==> flow/design.v <==
module PC(clk, en_pc, addr_code, clear);
input clk;
input [1:0] en_pc;
input clear;
output reg [5:0] addr_code;
reg [15:0] temp_addr;
reg [31:0] counter;
initial begin
  temp_addr <= 6'b000000;
  counter <= 32'h00000000;
end
always@(posedge clk)
begin
 if (clear == 1)
 begin
  temp_addr <= 6'b000000;
  counter <= 32'h00000000;
 end
 else begin
 case(en_pc)
  2'b01: begin
     addr_code <= addr_code;
  end
  2'b10: begin
   addr_code <= temp_addr;
  end
  2'b11: begin
   counter <= counter + 32'h00000001;
   if (counter == 32'b0000_0001_0111_1101_0111_1000_0100_0000) begin
   temp_addr <= temp_addr + 6'b000001;
   counter <= 32'h00000000;
   end
  end
  default: begin
   temp_addr <= temp_addr;
  end
 endcase
 addr_code <= temp_addr;
 end
end
endmodule
* Step by step through the tools: PC
Tool output for the design above, in the order of the flow.
Line numbers count from 1 in the design file above.
Operators carry their Yosys type and port widths (W data, S select, Z words).
Cell names lack the library's common part.
The mark n/a stands for no value.
- Design top :: PC
- Clock input :: clk
- Standard-cell library :: sky130hd
- Timing corner :: tt_025C_1v80

* After elaboration
Yosys after proc, flatten, opt, wreduce and memory -nomap, before mapping. Enables and synchronous resets that opt folds into registers are not counted as muxes. Memory bits, and registers merged into a memory's read port (data or address), are not among the register bits. Print and check cells are not counted. Equal cells are merged and count once.
- Equality and inequality tests :: 2
- Reductions and logical operators :: 1
- $add $sub $neg :: 2
- Multiplexer cells :: 1
** Operators by type and width (number)
- $add A32 B1 Y32 const B :: 1
- $eq A32 B25 Y1 const B :: 1
- $mux W32 :: 1
- $add A16 B1 Y16 const B :: 1
- $eq A2 B2 Y1 const B :: 1
- $reduce_and A2 Y1 :: 1
- Output and inout bits :: 6
- Bits in registers :: 54
- Bits of input ports :: 4

* Logic depth
Yosys ltp: most cells in a row. Word level: on the elaborated netlist, between registers, memories and ports. Mapped: between sequential cells and ports; inverters and the memories' decode and read muxes count.
- Depth after elaboration :: 2
- ABC_AREA :: 0
- Mapped depth :: 8
- Mapped depth without buffers :: 6

* After synthesis
The flow's flattened synthesis, as Yosys stat reports it; memories are mapped. The netlist is that of the ABC_AREA named above (0 if unset); the other value can give another one.
Totals and module areas in this step are rounded.
** Cell types
- dfxtp_1 :: number 38, area in all 760.73 µm²
- edfxtp_1 :: number 6, area in all 180.173 µm²
- a21oi_1 :: number 20, area in all 100.096 µm²
- nand4_1 :: number 14, area in all 87.584 µm²
- and4_1 :: number 9, area in all 78.826 µm²
- or3_1 :: number 11, area in all 68.816 µm²
- nand2_1 :: number 18, area in all 67.565 µm²
- o21ai_0 :: number 12, area in all 60.058 µm²
- nor4_1 :: number 9, area in all 56.304 µm²
- nor2_1 :: number 14, area in all 52.55 µm²
- or4_1 :: number 7, area in all 52.55 µm²
- nand3_1 :: number 10, area in all 50.048 µm²
- mux2_2 :: number 4, area in all 45.043 µm²
- nor3_1 :: number 9, area in all 45.043 µm²
- o31ai_1 :: number 6, area in all 45.043 µm²
- xnor2_1 :: number 5, area in all 43.792 µm²
- clkbuf_1 :: number 10, area in all 37.536 µm²
- ha_1 :: number 3, area in all 37.536 µm²
Not listed: further types 22, cells in them 44.
- Chip area (Yosys) :: 0.00219 mm²
- Flip-flops :: 44
- Standard cells after synthesis :: 249
- Buffer cells :: 15

* Timing after synthesis
Source: OpenSTA report_checks on the synthesized netlist (no wires, ideal clock, input and output delay 20% of the period each), path of least setup slack; recovery checks are left aside. Register names are those of the netlist, which keeps one name where synthesis merged equal registers.
- Kind :: input-to-reg
- Start :: input en_pc[0]
- End :: register counter[19]
- Clock period :: 3650 ps
- Launch time at the first pin :: 730 ps
- Driving pins on the path :: 5
- Setup time :: 70 ps
- External input delay :: 730 ps
- Path slack :: 1514 ps
- Arrival :: 2067 ps
- Path delay :: 1407 ps
- Path buffers :: 1
- Period reached after synthesis :: 2136 ps
"path delay" is the arrival time less input delay plus setup time.
"driving pins on the path": output pins that drive a net of the path, with the launching flip-flop's if there is one; two outputs of one cell count as two.
"period reached after synthesis" = period - worst setup slack (recovery checks aside). The figure is calculated, with input and output delays left at 20% of the set period.
The rows between start and end are the longest chain of elaborated cells between them; the timing report does not say that the signal goes this way. Where chains are equally long, one stands for them.
A line is the first line of the expression or statement that the cell stems from. Yosys adds cells for indexed reads and writes and turns some case tables into memories.
At most two assigning lines are given for a register; there are more.
- Cell sequence :: nand3_2 -> or4_1 -> buf_2 -> or4_1 -> a21oi_1
- Cells in the longest elaborated chain :: 1
** Ends and longest elaborated chain, post-synthesis
- from (decl) :: RTL line 3 : input [1:0] en_pc;
- $eq A2 B2 Y1 :: RTL line 20 : case(en_pc)
- to (assign) :: RTL line 17 : counter <= 32'h00000000;
- to (assign) :: RTL line 28 : counter <= counter + 32'h00000001;
- to (decl) :: RTL line 7 : reg [31:0] counter;

* Path in the finished layout
From the final timing report of stored run 1: the path of least setup slack in the routed layout; clock arrival at registers is part of the times.
The path's times are printed in steps of 10 ps; the period is the one set.
- Kind :: input-to-reg
- Start :: input en_pc[0]
- End :: register counter[30]
- Path slack :: 240 ps
- Arrival :: 2720 ps
- Driving pins on the path :: 7
- External input delay :: 540 ps
- Clock period :: 2690 ps
- Path buffers :: 3
- Launch time at the first pin :: 540 ps
- Setup time :: 110 ps
The rows between start and end are the longest chain of elaborated cells between them; the timing report does not say that the signal goes this way. Where chains are equally long, one stands for them.
At most two assigning lines are given for a register; there are more.
- Cell sequence :: clkdlybuf4s50_1 -> buf_4 -> and4_1 -> nand4_1 -> buf_4 -> nor4_1 -> nor3_1
- Cells in the longest elaborated chain :: 1
** Ends and longest elaborated chain, after layout
- from (decl) :: RTL line 3 : input [1:0] en_pc;
- $eq A2 B2 Y1 :: RTL line 20 : case(en_pc)
- to (assign) :: RTL line 17 : counter <= 32'h00000000;
- to (assign) :: RTL line 28 : counter <= counter + 32'h00000001;
- to (decl) :: RTL line 7 : reg [31:0] counter;

Wiki page: PC / flow data

Top module PC; platform sky130hd; tools Yosys and OpenROAD; 2 stored runs in no particular order. Input and output delays are each 20% of the period that was set; the output load is 0.01 pF.
The measured numbers are rounded.

** Stored run 1
- Settings :: period_ns=2.69; CORE_UTILIZATION=61; SETUP_SLACK_MARGIN=-0.17; PLACE_DENSITY=0.4; CELL_PAD_IN_SITES_DETAIL_PLACEMENT=1; CTS_CLUSTER_SIZE=17; MIN_ROUTING_LAYER=met1; CAP_MARGIN=20; CORE_MARGIN=2; SLEW_MARGIN=20
- Post-synthesis cell area :: 0.00219 mm²
- Standard-cell area after layout :: 0.00249 mm²
- Setup slack of the worst path :: 242 ps
- Total die area :: 0.00409 mm²

** Stored run 2
- Settings :: period_ns=2.81; CORE_UTILIZATION=45; SETUP_SLACK_MARGIN=0.7; PLACE_DENSITY_LB_ADDON=0.18; CORE_MARGIN=8; CTS_CLUSTER_DIAMETER=63; SLEW_MARGIN=0; MIN_ROUTING_LAYER=met1; CAP_MARGIN=20
- Post-synthesis cell area :: 0.00219 mm²
- Standard-cell area after layout :: 0.00254 mm²
- Setup slack of the worst path :: 839 ps
- Total die area :: 0.00736 mm²
